==> flow/design.v <==
module bcd
(
	input wire clk,rstn,
	input wire[19:0] bny,
	output reg[23:0] dcm
);
reg[43:0] collect;
reg[5:0] timer;
reg flag;
always@(posedge clk or negedge rstn) begin	 
	if(!rstn) timer<=1'b0;
	else if(timer==6'd41) timer<=1'b0;
	else timer<=timer+1'b1;
end
always@(posedge clk or negedge rstn) begin	 
	if(!rstn) flag<=1'b0;
	else if(timer%2==1'b1) flag<=1'b1;
	else flag<=1'b0;
end
always@(posedge clk or negedge rstn) begin	 
	if(!rstn) collect<=1'b0;
	else if(timer==6'b0) collect<={24'b0,bny};
	else if(timer<=6'd40&&flag) begin
		collect[43:40]<=(collect[43:40]>3'd4)?
			(collect[43:40]+2'd3):(collect[43:40]);
		collect[39:36]<=(collect[39:36]>3'd4)?
			(collect[39:36]+2'd3):(collect[39:36]);
		collect[35:32]<=(collect[35:32]>3'd4)?
			(collect[35:32]+2'd3):(collect[35:32]);
		collect[31:28]<=(collect[31:28]>3'd4)?
			(collect[31:28]+2'd3):(collect[31:28]);
		collect[27:24]<=(collect[27:24]>3'd4)?
			(collect[27:24]+2'd3):(collect[27:24]);
		collect[23:20]<=(collect[23:20]>3'd4)?
			(collect[23:20]+2'd3):(collect[23:20]);
	end
	else if(timer<=6'd40&&!flag) collect<=collect<<1'b1;
end
always@(posedge clk or negedge rstn) begin	 
	if(!rstn) dcm<=24'b0;
	else if(timer==6'd40) dcm<=collect[43:20];
	else dcm<=dcm;
end
endmodule
module bcd_old
(
	input wire clk,rstn,
	input wire[19:0] bny,
	output wire[23:0] dcm
);
reg[43:0] collect;
integer i;
always@(posedge clk or negedge rstn) begin	 
	if(!rstn) collect<=1'b0;
	else begin
		collect<={24'b0,bny};
		repeat(5'd20) begin
			for(i=5'd23;i<=6'd43;i=i+3'd4)
				if(collect[i -: 4]>3'd4)	 
					collect[i -: 4]<=collect[i -: 4]+2'd3;	 
				else						 
					collect[i -: 4]<=collect[i -: 4];
			collect<=collect<<1;
		end
	end
end
assign dcm=collect[43:20];
endmodule
module display8
#(
	parameter N=16'd49_999,
	parameter N0=8'hC0,	 
	parameter N1=8'hF9,
	parameter N2=8'hA4,
	parameter N3=8'hB0,
	parameter N4=8'h99,
	parameter N5=8'h92,
	parameter N6=8'h82,
	parameter N7=8'hF8,
	parameter N8=8'h80,
	parameter N9=8'h90
)
(
	input wire[19:0] bin,
	input wire clk,rstn,
	input wire[5:0] dot,
	input wire neg,
	output reg[5:0] select,
	output reg[7:0] light
);
wire[23:0] cn1;
reg[15:0] cnt;
reg cnt_flag;
reg[5:0] bit_flag;
reg[5:0] bit_level;
reg[5:0] neg_flag;
reg[3:0] number;
wire[5:0] bit_dot;
wire[5:0] bit_neg;
reg[5:0] bit_dot_reg;
reg[5:0] bit_final;
wire[5:0] select_c1;
wire[5:0] select_c2;
always@(posedge clk or negedge rstn) begin	 
	if(!rstn) cnt<=16'b0;
	else if(cnt==N) cnt<=16'b0;
	else cnt<=cnt+1'b1;
end
always@(posedge clk or negedge rstn) begin	 
	if(!rstn) cnt_flag<=1'b0;
	else if(cnt==N-1'b1) cnt_flag<=1'b1;
	else cnt_flag<=1'b0;
end
always@(posedge clk or negedge rstn) begin	 
	if(!rstn) bit_flag<=6'b00_0001;
	else if(bit_flag==6'b10_0000&&cnt_flag) bit_flag<=6'b00_0001;
	else if(cnt_flag) bit_flag<=bit_flag<<1'b1;
	else bit_flag<=bit_flag;
end
always@(posedge clk or negedge rstn) begin	 
	if(!rstn) bit_level<=6'b0;
	else if(cn1<=4'd15) bit_level<=6'b00_0001;
	else if(cn1<=8'd255) bit_level<=6'b00_0011;
	else if(cn1<=12'd4095) bit_level<=6'b00_0111;
	else if(cn1<=16'd65535) bit_level<=6'b00_1111;
	else if(cn1<=20'd1048575) bit_level<=6'b01_1111;
	else bit_level<=6'b11_1111;
end
always@(posedge clk or negedge rstn) begin	 
	if(!rstn) neg_flag<=6'd0;
	else if(neg)  begin
		if(bit_level==6'b11_1111||dot>6'b01_1111)
			neg_flag<=6'b11_1111;
		else if(dot<=bit_level) begin
			if(bit_level==6'b00_0001) neg_flag<=6'b00_0010;
			else if(bit_level==6'b00_0011) neg_flag<=6'b00_0100;
			else if(bit_level==6'b00_0111) neg_flag<=6'b00_1000;
			else if(bit_level==6'b00_1111) neg_flag<=6'b01_0000;
			else if(bit_level==6'b01_1111) neg_flag<=6'b10_0000;
		end
		else if(dot<=6'b00_0011) neg_flag<=6'b00_0100;
		else if(dot<=6'b00_0111) neg_flag<=6'b00_1000;
		else if(dot<=6'b00_1111) neg_flag<=6'b01_0000;
		else if(dot<=6'b01_1111) neg_flag<=6'b10_0000;
	end
	else neg_flag<=6'd0;
end
always@(posedge clk or negedge rstn) begin	 
	if(!rstn) number<=4'b0;
	else if(bit_flag==6'b00_0001) number<=cn1[3:0];
	else if(bit_flag==6'b00_0010) number<=cn1[7:4];
	else if(bit_flag==6'b00_0100) number<=cn1[11:8];
	else if(bit_flag==6'b00_1000) number<=cn1[15:12];
	else if(bit_flag==6'b01_0000) number<=cn1[19:16];
	else if(bit_flag==6'b10_0000) number<=cn1[23:20];
	else number<=4'b0;
end
assign bit_dot=bit_flag&dot;	 
assign bit_neg=bit_flag&neg_flag;	 
always@(posedge clk or negedge rstn) begin	 
	if(!rstn) bit_dot_reg<=6'd0;
	else bit_dot_reg<=bit_dot;
end
assign select_c1=bit_level|dot;
assign select_c2=bit_level|dot|neg_flag;
always@(posedge clk or negedge rstn) begin	 
	if(!rstn) bit_final<=6'b0;
	else if(!neg) begin
		if(select_c1<=6'b00_0001) bit_final<=6'b00_0001;
		else if(select_c1<=6'b00_0011) bit_final<=6'b00_0011;
		else if(select_c1<=6'b00_0111) bit_final<=6'b00_0111;
		else if(select_c1<=6'b00_1111) bit_final<=6'b00_1111;
		else if(select_c1<=6'b01_1111) bit_final<=6'b01_1111;
		else if(select_c1<=6'b11_1111) bit_final<=6'b11_1111;
	end
	else if(neg) begin
		if(select_c2<=6'b00_0001) bit_final<=6'b00_0001;
		else if(select_c2<=6'b00_0011) bit_final<=6'b00_0011;
		else if(select_c2<=6'b00_0111) bit_final<=6'b00_0111;
		else if(select_c2<=6'b00_1111) bit_final<=6'b00_1111;
		else if(select_c2<=6'b01_1111) bit_final<=6'b01_1111;
		else if(select_c2<=6'b11_1111) bit_final<=6'b11_1111;
	end
end
always@(posedge clk or negedge rstn) begin	 
	if(!rstn) select<=6'd0;
	else select<=bit_flag&bit_final;
end
always@(posedge clk or negedge rstn) begin	 
	if(!rstn) light<=8'b0;
	else if(neg_flag==6'b11_1111) begin
		if(bit_dot_reg==6'b0)
			case(number)
				4'd0:light<=N0 - 8'b1000_0000;
				4'd1:light<=N1 - 8'b1000_0000;
				4'd2:light<=N2 - 8'b1000_0000;
				4'd3:light<=N3 - 8'b1000_0000;
				4'd4:light<=N4 - 8'b1000_0000;
				4'd5:light<=N5 - 8'b1000_0000;
				4'd6:light<=N6 - 8'b1000_0000;
				4'd7:light<=N7 - 8'b1000_0000;
				4'd8:light<=N8 - 8'b1000_0000;
				4'd9:light<=N9 - 8'b1000_0000;
			endcase
		else
			case(number)
				4'd0:light<=N0;
				4'd1:light<=N1;
				4'd2:light<=N2;
				4'd3:light<=N3;
				4'd4:light<=N4;
				4'd5:light<=N5;
				4'd6:light<=N6;
				4'd7:light<=N7;
				4'd8:light<=N8;
				4'd9:light<=N9;
			endcase
	end
	else if((neg_flag!=6'b11_1111)
			&&(bit_neg!=6'b0))
		light<=8'hBF;
	else if(bit_dot_reg!=6'b0)
		case(number)
			4'd0:light<=N0 - 8'b1000_0000;
			4'd1:light<=N1 - 8'b1000_0000;
			4'd2:light<=N2 - 8'b1000_0000;
			4'd3:light<=N3 - 8'b1000_0000;
			4'd4:light<=N4 - 8'b1000_0000;
			4'd5:light<=N5 - 8'b1000_0000;
			4'd6:light<=N6 - 8'b1000_0000;
			4'd7:light<=N7 - 8'b1000_0000;
			4'd8:light<=N8 - 8'b1000_0000;
			4'd9:light<=N9 - 8'b1000_0000;
		endcase
	else
		case(number)
			4'd0:light<=N0;
			4'd1:light<=N1;
			4'd2:light<=N2;
			4'd3:light<=N3;
			4'd4:light<=N4;
			4'd5:light<=N5;
			4'd6:light<=N6;
			4'd7:light<=N7;
			4'd8:light<=N8;
			4'd9:light<=N9;
		endcase
end
bcd bcd8421(
	.bny(bin),
	.clk(clk),
	.rstn(rstn),
	.dcm(cn1)
);
endmodule
module hc595_ctrl
(
	input wire[5:0] selectin,
	input wire[7:0] lightin,
	input wire clk,rstn,
	output reg ds,shcp,stcp,roe
);
reg[1:0] cnt1;
reg[3:0] cnt2;
reg[13:0] collect;
always@(posedge clk or negedge rstn) begin	 
	if(!rstn) roe<=1'b0;
	else roe<=1'b0;
end
always@(posedge clk or negedge rstn) begin	 
	if(!rstn) cnt1<=1'b0;
	else if(cnt1==2'd3) cnt1<=1'b0;
	else cnt1<=cnt1+1'b1;
end
always@(posedge clk or negedge rstn) begin	 
	if(!rstn) shcp<=1'b0;
	else if(cnt1==1'b1) shcp<=1'b1;
	else if(cnt1==2'd3) shcp<=1'b0;
end
always@(posedge clk or negedge rstn) begin	 
	if(!rstn) cnt2<=4'b0;
	else if(cnt1==2'd2&&cnt2==4'd13) cnt2<=4'b0;
	else if(cnt1==2'd2) cnt2<=cnt2+1'b1;
end	
always@(posedge clk or negedge rstn) begin	 
	if(!rstn) collect<=1'b0;
	else if(cnt2==1'b0&&cnt1==2'd3) collect<=
	{lightin[0],lightin[1],lightin[2],lightin[3],
	lightin[4],lightin[5],lightin[6],lightin[7],selectin};
	else if(cnt1==2'd3) collect<=collect>>1'b1;
	else collect<=collect;
end
always@(posedge clk or negedge rstn) begin	 
	if(!rstn) ds<=1'b0;
	else if(cnt1==1'b0) ds<=collect[0];
end
always@(posedge clk or negedge rstn) begin	 
	if(!rstn) stcp<=1'b0;
	else if(cnt1==2'd2&&cnt2==4'd13) stcp<=1'b1;
	else stcp<=1'b0;
end
endmodule
module led_driver
(
	input wire[19:0] data_bny,
	input wire clk,rstn,
	input wire[5:0] dot,
	input wire neg,
	output wire ds,shcp,stcp,roe
);
wire[5:0] cn2;
wire[7:0] cn3;
display8 dp8_ins(
	.bin(data_bny),
	.clk(clk),
	.rstn(rstn),
	.dot(dot),
	.neg(neg),
	.select(cn2),
	.light(cn3)
);
hc595_ctrl hc595_ctrl_ins(
	.selectin(cn2),
	.lightin(cn3),
	.clk(clk),
	.rstn(rstn),
	.ds(ds),
	.shcp(shcp),
	.stcp(stcp),
	.roe(roe)
);
endmodule
* Tool chain data of led_driver
The steps from the RTL of led_driver to its reports follow in flow order.
Line numbers count from 1 in the design file above.
Cell names lack the library's common part.
The mark - stands for no value.
- Top module :: led_driver
- Clock port :: clk
- Cell library :: sky130hd
- Library corner :: tt_025C_1v80

* Word level
Yosys after proc, flatten, opt, wreduce and memory -nomap, before mapping. Memory bits, and registers merged into a memory's read port (data or address), are not among the register bits. Print and check cells are not counted. Equal cells are merged and count once.
- Bits in registers :: 163
- Bits of input ports :: 29
- Output and inout bits :: 4
- Elaborated cells :: 226
- Add/subtract/negate cells :: 10
- $lt $le $gt $ge :: 30
- Eq/ne operators :: 41
- Muxes and demuxes :: 83
- Bitwise logic cells :: 5
- Reduce/logical cells :: 31
** Operator list (count)
- two-way mux 6 bit :: 33
- case mux 8 bit (select 10 bit) :: 2
- two-way mux 4 bit :: 32
- two-way mux 20 bit :: 3
- == test 16 bit (second input constant) :: 2
- two-way mux 8 bit :: 4
- == test 6 bit (second input constant) :: 5
- two-way mux 14 bit :: 2
- <= comparator 24 x 12 -> 1 bit (second input constant) :: 1
- <= comparator 24 x 16 -> 1 bit (second input constant) :: 1
- <= comparator 24 x 20 -> 1 bit (second input constant) :: 1
- <= comparator 24 x 4 -> 1 bit (second input constant) :: 1
- <= comparator 24 x 8 -> 1 bit (second input constant) :: 1
- adder 4 x 2 -> 4 bit (second input constant) :: 6
- > comparator 4 x 3 -> 1 bit (second input constant) :: 6
- AND reduction 2 bit :: 9
- inequality test 3 x 2 -> 1 bit (second input constant) :: 6
- <= comparator 6 x 2 -> 1 bit (second input constant) :: 3
- <= comparator 6 x 3 -> 1 bit (second input constant) :: 3
- <= comparator 6 x 4 -> 1 bit (second input constant) :: 3
- <= comparator 6 x 5 -> 1 bit (second input constant) :: 3
- <= comparator 6 bit (second input constant) :: 3
- AND 6 bit :: 3
- adder 16 x 1 -> 16 bit (second input constant) :: 1
- == test 4 x 3 -> 1 bit (second input constant) :: 4
- two-way mux 16 bit :: 1
- inequality test 7 x 1 -> 1 bit (second input constant) :: 2
- == test 4 bit (second input constant) :: 3
Other operator kinds: 31; their cells: 56.

* Longest topological paths
Longest topological path by Yosys (ltp), each cell counted once; first at word level (registers and memories cut), then after technology mapping (sequential cells cut; the memories' decode and read muxes count).
- Depth in word-level cells :: 10
- ABC_AREA :: 0
- Gate-level depth with buffers :: 11
- Depth with buffers taken out :: 8

* Netlist
Yosys stat after the flow's synthesis: flattened, memories mapped to cells. It holds for the ABC_AREA given above (unset counts as 0); a run with the other value may have another netlist.
** Cell types
- dfrtp_1 :: count 162, area in all 4.05E+03 um2
- ha_1 :: count 40, area in all 500.48 um2
- o21ai_0 :: count 78, area in all 390.374 um2
- nand2_1 :: count 100, area in all 375.36 um2
- mux2i_1 :: count 34, area in all 340.326 um2
- a21oi_1 :: count 45, area in all 225.216 um2
- nor2_1 :: count 57, area in all 213.955 um2
- inv_1 :: count 52, area in all 195.187 um2
- mux2_2 :: count 17, area in all 191.434 um2
- a22o_1 :: count 14, area in all 122.618 um2
- nor4_1 :: count 14, area in all 87.584 um2
- nand3_1 :: count 17, area in all 85.082 um2
- clkbuf_1 :: count 22, area in all 82.579 um2
- and2_1 :: count 13, area in all 81.328 um2
- xnor2_1 :: count 9, area in all 78.826 um2
- xor2_1 :: count 9, area in all 78.826 um2
- a22oi_1 :: count 10, area in all 75.072 um2
- a31oi_1 :: count 11, area in all 68.816 um2
Other cell types: 41; their cells: 144.
- Cell count :: 848
- Synthesis area :: 0.0082842 mm2
- Sequential area :: 0.0040802 mm2
- Flip-flop cells :: 163
- Buffers :: 31
The figures by module come from a second, unflattened synthesis with its own total; it is not the netlist above.
- Cell total of the unflattened synthesis :: 861
- Area (unflattened synthesis) :: 0.0083818 mm2
Each row is one instance without its submodules.
** By module
- bcd :: times used 1, cells 409, area 0.0038149 mm2, sequential area 0.0018768 mm2
- display8 :: times used 1, cells 353, area 0.0034633 mm2, sequential area 0.0016278 mm2
- hc595_ctrl :: times used 1, cells 99, area 0.0011036 mm2, sequential area 0.0005756 mm2
- led_driver :: times used 1, cells 0, area 0 mm2, sequential area 0 mm2

* Path before layout
Path of least setup slack by OpenSTA after synthesis, without wires, with an ideal clock, recovery checks aside; 20% of the period is set as input and as output delay. Where synthesis merged equal registers, the netlist keeps one of their names.
- Path kind :: in2reg
- Start point :: input dot[1]
- End point :: register dp8_ins.neg_flag[3]
- Clock period :: 3290 ps
- External input delay :: 658 ps
- Library setup time :: 141 ps
- Time at the first pin :: 658 ps
- Arrival :: 2376 ps
- Required time :: 3149 ps
- Slack :: 773 ps
- Delay of the path :: 1859 ps
- Stages on the path :: 8
- Path buffers :: 0
- Synthesis period reached :: 2517 ps
"delay of the path" is the arrival time less input delay plus setup time.
"stages on the path": output pins that drive a net of the path, with the launching flip-flop's if there is one; two outputs of one cell count as two.
"synthesis period reached" is the clock period less the worst setup slack; recovery checks do not enter. This is arithmetic on one report: input and output delays are still those of the set period (20% each).
The rows between start and end are the longest chain of elaborated cells between them; the timing report does not say that the signal goes this way. Where chains are equally long, one stands for them.
A line is the first line of the expression or statement that the cell stems from. Yosys adds cells for indexed reads and writes and turns some case tables into memories.
A register here has more assigning lines than the two given.
- Cell sequence :: inv_1 > ha_1 > or3_4 > nor4_4 > a21oi_2 > or4_4 > o21ai_1 > a31oi_1
- Length of the longest elaborated chain :: 8
- Elaborated cells between the ends (all ways) :: 17
- Source lines of those cells :: 7
- Classes of those cells :: 6 x compare; 2 x eq/ne; 7 x mux; 2 x reduce/logical
** RTL lines, path after synthesis
- start, declared :: line 307 : input wire[5:0] dot,
- <= comparator 6 x 5 -> 1 bit :: line 144 : else if(dot<=6'b01_1111) neg_flag<=6'b10_0000;
- two-way mux 6 bit :: line 144
- two-way mux 6 bit :: line 143 : else if(dot<=6'b00_1111) neg_flag<=6'b01_0000;
- two-way mux 6 bit :: line 142 : else if(dot<=6'b00_0111) neg_flag<=6'b00_1000;
- two-way mux 6 bit :: line 141 : else if(dot<=6'b00_0011) neg_flag<=6'b00_0100;
- two-way mux 6 bit :: line 134 : else if(dot<=bit_level) begin
- two-way mux 6 bit :: line 132 : if(bit_level==6'b11_1111||dot>6'b01_1111)
- two-way mux 6 bit :: line 131 : else if(neg) begin
- end, assigned :: line 130 : if(!rstn) neg_flag<=6'd0;
- end, assigned :: line 133 : neg_flag<=6'b11_1111;
- end, declared :: line 96 : reg[5:0] neg_flag;

* Path in the finished layout
From the final timing report of run 1: the path of least setup slack in the routed layout; clock arrival at registers is part of the times.
The path's times are printed in steps of 10 ps; the period is the one set.
- Path kind :: in2reg
- Start point :: input dot[3]
- End point :: register dp8_ins.neg_flag[1]
- Clock period :: 2170 ps
- External input delay :: 430 ps
- Library setup time :: 60 ps
- Time at the first pin :: 430 ps
- Arrival :: 2620 ps
- Required time :: 2540 ps
- Slack :: -80 ps
- Stages on the path :: 11
- Path buffers :: 5
The rows between start and end are the longest chain of elaborated cells between them; the timing report does not say that the signal goes this way. Where chains are equally long, one stands for them.
A register here has more assigning lines than the two given.
- Cell sequence :: clkdlybuf4s50_1 > buf_4 > ha_1 > nor3b_2 > buf_4 > nor3_4 > a21oi_2 > buf_4 > buf_4 > o41ai_1 > a22o_1
- Length of the longest elaborated chain :: 8
- Elaborated cells between the ends (all ways) :: 17
- Source lines of those cells :: 7
- Classes of those cells :: 6 x compare; 2 x eq/ne; 7 x mux; 2 x reduce/logical
** RTL lines, path post-layout
- start, declared :: line 307 : input wire[5:0] dot,
- <= comparator 6 x 5 -> 1 bit :: line 144 : else if(dot<=6'b01_1111) neg_flag<=6'b10_0000;
- two-way mux 6 bit :: line 144
- two-way mux 6 bit :: line 143 : else if(dot<=6'b00_1111) neg_flag<=6'b01_0000;
- two-way mux 6 bit :: line 142 : else if(dot<=6'b00_0111) neg_flag<=6'b00_1000;
- two-way mux 6 bit :: line 141 : else if(dot<=6'b00_0011) neg_flag<=6'b00_0100;
- two-way mux 6 bit :: line 134 : else if(dot<=bit_level) begin
- two-way mux 6 bit :: line 132 : if(bit_level==6'b11_1111||dot>6'b01_1111)
- two-way mux 6 bit :: line 131 : else if(neg) begin
- end, assigned :: line 130 : if(!rstn) neg_flag<=6'd0;
- end, assigned :: line 133 : neg_flag<=6'b11_1111;
- end, declared :: line 96 : reg[5:0] neg_flag;

Record of 2 stored runs of the RTL-to-layout flow on led_driver, platform sky130hd. The runs are unordered. Constraints: input delay and output delay 20% of the set period each, output load 0.01 pF.
By "critical setup path time" is meant the share of the clock period that the worst setup path is allowed (20% is reserved at inputs, 20% at outputs), minus its slack. Clock arrival times at its registers enter into it.
"power consumption": no workload was simulated; the value follows from the tool's default switching activity.
"critical setup path time" is known to 10 ps.

** Run 1
- Settings :: period_ns=2.17; CORE_UTILIZATION=64; SETUP_SLACK_MARGIN=0.22; PLACE_DENSITY=0.78; CORE_MARGIN=4; CELL_PAD_IN_SITES_DETAIL_PLACEMENT=0; TNS_END_PERCENT=35; CTS_CLUSTER_SIZE=13; CTS_CLUSTER_DIAMETER=218; SLEW_MARGIN=10; MIN_ROUTING_LAYER=met1; MAX_ROUTING_LAYER=met4; CAP_MARGIN=20
- Total negative setup slack :: -221 ps
- Die outline area :: 0.0148279 mm2
- Critical setup path time :: 1820 ps
- Worst path kind :: in2reg
- Area of the synthesized netlist :: 0.0082842 mm2
- Std-cell area (final layout) :: 0.0104288 mm2
- Power consumption :: 7175 µW
- Worst slack on setup checks :: -82 ps

** Run 2
- Settings :: period_ns=2.83; CAP_MARGIN=20; CORE_MARGIN=2; CORE_UTILIZATION=40; SLEW_MARGIN=20
- Std-cell area (final layout) :: 0.0096618 mm2
- Power consumption :: 5136 µW
- Total negative setup slack :: 0 ps
- Die outline area :: 0.0218774 mm2
- Area of the synthesized netlist :: 0.0082842 mm2
- Critical setup path time :: 1990 ps
- Worst path kind :: in2reg
- Worst slack on setup checks :: 275 ps
