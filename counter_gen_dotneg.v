==> flow/design.v <==
module counter_gen_dotneg
#(
	parameter CNT_MAX=26'd49_999_999,
	parameter GEN_MAX=20'd999_999
)
(
	input wire clk,rstn,
	output reg[19:0] data,
	output reg neg
);
reg[25:0] time_cnt;
reg cnt_flag;
always@(posedge clk or negedge rstn) begin	 
	if(!rstn) time_cnt<=1'b0;
	else if(time_cnt==CNT_MAX) time_cnt<=1'b0;
	else time_cnt<=time_cnt+1'b1;
end
always@(posedge clk or negedge rstn) begin	 
	if(!rstn) cnt_flag<=1'b0;
	else if(time_cnt==CNT_MAX-1'b1) cnt_flag<=1'b1;
	else cnt_flag<=1'b0;
end
always@(posedge clk or negedge rstn) begin	 
	if(!rstn) data<=20'd0;
	else if(cnt_flag==1'b1) begin
		if(data==GEN_MAX) data<=20'd0;
		else data<=data+1'b1;
	end
	else data<=data;
end
always@(posedge clk or negedge rstn) begin	 
	if(!rstn) neg<=1'b0;
	else if(cnt_flag&&neg) neg<=1'b0;
	else if(cnt_flag) neg<=1'b1;
end
endmodule
---- From RTL to reports: counter_gen_dotneg ----
The steps from the RTL of counter_gen_dotneg to its reports follow in flow order.
Line numbers count from 1 in the design file above.
Cell names lack the library's common part.
The mark - stands for no value.
set-up
  design top .............................. counter_gen_dotneg
  clock input ............................. clk
  standard-cell library ................... sky130hd
  timing corner ........................... tt_025C_1v80

---- Word-level counts ----
Yosys after proc, flatten, opt, wreduce and memory -nomap, before mapping. Memory bits, and registers merged into a memory's read port (data or address), are not among the register bits. Print and check cells are not counted. Equal cells are merged and count once.
word-level totals
  register bits ........................... 48
  latch bits .............................. 0
  bits in writable memories ............... 0
  memory bits (read-only) ................. 0
  word width x clocked read ports ......... 0
  memories ................................ 0
  output and inout port bits .............. 21
  cells after elaboration ................. 16
operators by class
  $add $sub $neg .......................... 2
  $mul .................................... 0
  divide/modulo/power cells ............... 0
  $lt $le $gt $ge ......................... 0
  equality and inequality tests ........... 3
  shift-type cells ........................ 0
  muxes and demuxes ....................... 5
  bitwise operators ....................... 0
  reduce/logical cells .................... 2
operator list
  kind                                            number
  == test 26 bit (second input constant)          2
  adder 26 x 1 -> 26 bit (second input constant)  1
  two-way mux 26 bit                              1
  adder 20 x 1 -> 20 bit (second input constant)  1
  == test 20 bit (second input constant)          1
  two-way mux 20 bit                              1
  two-way mux 1 bit                               3
  nonzero test 2 bit                              1
  logical AND 1 bit                               1

---- Longest topological paths ----
Longest topological path by Yosys (ltp), each cell counted once; first at word level (registers and memories cut), then after technology mapping (sequential cells cut; the memories' decode and read muxes count).
depth
  word-level depth ........................ 2
  ABC_AREA ................................ 0
  depth in mapped cells ................... 7
  mapped depth without buffers ............ 6

---- Mapped cells and area ----
Source: synth_stat.txt of the flow (Yosys; design flattened, memories mapped). It holds for the ABC_AREA given above (unset counts as 0); a run with the other value may have another netlist.
cell types
  type     number  total area (um^2)
  dfrtp_1  48      1.2E+03
  xnor2_1  27      236.477
  nor2_1   40      150.144
  xor2_1   12      105.101
  nand4_1  14      87.584
  nand2_1  23      86.333
  nand3_1  16      80.077
  ha_1     4       50.048
  and4_1   4       35.034
  nor4_1   5       31.28
  nor3_1   6       30.029
  inv_1    7       26.275
  nor4b_1  3       26.275
  or4_4    2       22.522
  nor4_4   1       21.27
  a21oi_1  4       20.019
  o21ai_0  4       20.019
  nand4_2  1       12.512
Other cell types: 20; their cells: 22.
synthesis totals
  cell count .............................. 243
  synthesis area .......................... 0.0024136 mm^2
  mapped flip-flops ....................... 48
  buffers ................................. 4

---- Timing after synthesis ----
OpenSTA on the mapped netlist: ideal clock, no wires. The path of least setup slack (recovery checks aside). Input and output delay are each 20% of the period. Register names are those of the netlist, which keeps one name where synthesis merged equal registers.
path post-synthesis
  path kind ............................... register -> register
  start point ............................. reg time_cnt[8]
  end point ............................... reg time_cnt[0]
  period .................................. 2,140 ps
  setup time .............................. 125 ps
  launch time at the first pin ............ 0 ps
  arrival time ............................ 1,647 ps
  setup slack ............................. 368 ps
  delay of the path ....................... 1,772 ps
  stages on the path ...................... 8
  path buffers ............................ 2
  period reached after synthesis .......... 1,772 ps
"delay of the path" is the arrival time less input delay plus setup time.
"stages on the path" counts driving pins, that of a launching flip-flop among them; a cell with two outputs on the path counts twice.
"period reached after synthesis" is the clock period less the worst setup slack; recovery checks do not enter. This is arithmetic on one report: input and output delays are still those of the set period (20% each).
Between the ends stands the longest chain of elaborated cells between them, by number of cells; it is not shown to be the way that was timed. Of several equally long chains one is given.
A line is the first line of the expression or statement that the cell stems from. Yosys adds cells for indexed reads and writes and turns some case tables into memories.
A register here has more assigning lines than the two given.
on the way, post-synthesis
  path through ............................ dfrtp_1 buf_2 nor4_1 nand2_1 or4_4 nor2_4 buf_6 nor2_1
  cells in the longest elaborated chain ... 2
ends and longest elaborated chain, post-synthesis
  element             line  source
  start: declaration  11    reg[25:0] time_cnt;
  start: assignment   14    if(!rstn) time_cnt<=1'b0;
  start: assignment   16    else time_cnt<=time_cnt+1'b1;
  == test 26 bit      15    else if(time_cnt==CNT_MAX) time_cnt<=1'b0;
  two-way mux 26 bit  15
  end: assignment     15
  end: assignment     16
  end: declaration    11

---- Path in the finished layout ----
Path of least setup slack in the final report of run 1 (OpenROAD, finished layout, wires in). Where an end is a register, its clock arrival counts in the times.
The path's times are printed in steps of 10 ps; the period is the one set.
path after layout
  path kind ............................... register -> output
  start point ............................. reg data[6]
  end point ............................... out data[6]
  period .................................. 3,740 ps
  output delay ............................ 750 ps
  launch time at the first pin ............ 300 ps
  arrival time ............................ 1,410 ps
  setup slack ............................. 1,590 ps
  stages on the path ...................... 2
  path buffers ............................ 1
A register here has more assigning lines than the two given.
on the way, after layout
  path through ............................ dfrtp_1 clkdlybuf4s50_1
  cells in the longest elaborated chain ... 0
ends and longest elaborated chain, after layout
  element             line  source
  start: declaration  8     output reg[19:0] data,
  start: assignment   27    else data<=data+1'b1;
  start: assignment   29    else data<=data;
  end: declaration    8

Subject: flow runs of counter_gen_dotneg

Hi,

Design counter_gen_dotneg on sky130hd. What follows are 2 stored runs of the flow, each under its own settings; their order means nothing. The constraints put input and output delay at 20% of the set period each and load the outputs with 0.01 pF.
"achieved period": clock period set for the run, less the worst setup slack. It is reckoned from that one timing run; input and output delays stay at 20% of the period that was set.
By "time used up by the worst setup path" is meant the share of the clock period that the worst setup path is allowed (20% is reserved at inputs, 20% at outputs), minus its slack. Clock arrival times at its registers enter into it.
"power" rests on the timing tool's default activity at the inputs, not on a simulated workload.
"time used up by the worst setup path" is known to 10 ps.

======== run 1 ========
==> flow/run.sh <==
#!/bin/bash
# the make line also repeats the synthesis and layout settings of config.mk as NAME=value (left out here)
make -C /OpenROAD-flow-scripts/flow DESIGN_CONFIG=/design/flow/config.mk WORK_HOME=/design/flow/orfs CLKGATE_MAP_FILE= finish
==> flow/config.mk <==
export PLATFORM = sky130hd
export DESIGN_NAME = counter_gen_dotneg
export DESIGN_NICKNAME = counter_gen_dotneg
export VERILOG_FILES = /design/flow/design.v
export SDC_FILE = /design/flow/constraint.sdc
export NUM_CORES = 4
export LEC_CHECK = 0
export CAP_MARGIN = 40
export CORE_MARGIN = 2
export CORE_UTILIZATION = 29
export CTS_CLUSTER_SIZE = 26
export PLACE_DENSITY_LB_ADDON = 0.19
export SETUP_SLACK_MARGIN = -0.08
export SLEW_MARGIN = 20
==> flow/constraint.sdc <==
create_clock -name core_clock -period 3.74 [get_ports {clk}]
set_input_delay 0.7480 -clock core_clock [delete_from_list [all_inputs] [get_ports {clk}]]
set_output_delay 0.7480 -clock core_clock [all_outputs]
set_load 0.01 [all_outputs]

-------- measured, run 1 --------
  achieved period ......................... 2,153 ps
  post-route utilization .................. 35.6%
  standard-cell area after layout ......... 0.002899 mm^2
  power ................................... 970.7 uW
  die footprint ........................... 0.0090688 mm^2
  time used up by the worst setup path .... 1,410 ps
  kind of the worst setup path ............ register -> output
  synthesis area .......................... 0.0024136 mm^2
  smallest setup slack .................... 1,587 ps
  sum of negative setup slack ............. 0 ps

======== run 2 ========
==> flow/run.sh <==
#!/bin/bash
# the make line also repeats the synthesis and layout settings of config.mk as NAME=value (left out here)
make -C /OpenROAD-flow-scripts/flow DESIGN_CONFIG=/design/flow/config.mk WORK_HOME=/design/flow/orfs CLKGATE_MAP_FILE= finish
==> flow/config.mk <==
export PLATFORM = sky130hd
export DESIGN_NAME = counter_gen_dotneg
export DESIGN_NICKNAME = counter_gen_dotneg
export VERILOG_FILES = /design/flow/design.v
export SDC_FILE = /design/flow/constraint.sdc
export NUM_CORES = 4
export LEC_CHECK = 0
export CAP_MARGIN = 20
export CORE_MARGIN = 2
export CORE_UTILIZATION = 40
export SETUP_SLACK_MARGIN = 0.46
export SLEW_MARGIN = 20
==> flow/constraint.sdc <==
create_clock -name core_clock -period 2.16 [get_ports {clk}]
set_input_delay 0.4320 -clock core_clock [delete_from_list [all_inputs] [get_ports {clk}]]
set_output_delay 0.4320 -clock core_clock [all_outputs]
set_load 0.01 [all_outputs]

-------- measured, run 2 --------
  time used up by the worst setup path .... 1,780 ps
  kind of the worst setup path ............ register -> register
  smallest setup slack .................... 384 ps
  synthesis area .......................... 0.0024136 mm^2
  die footprint ........................... 0.0066716 mm^2
  power ................................... 1,631 uW
  standard-cell area after layout ......... 0.0034908 mm^2
  achieved period ......................... 1,776 ps
  sum of negative setup slack ............. 0 ps
  post-route utilization .................. 59.3%

Regards
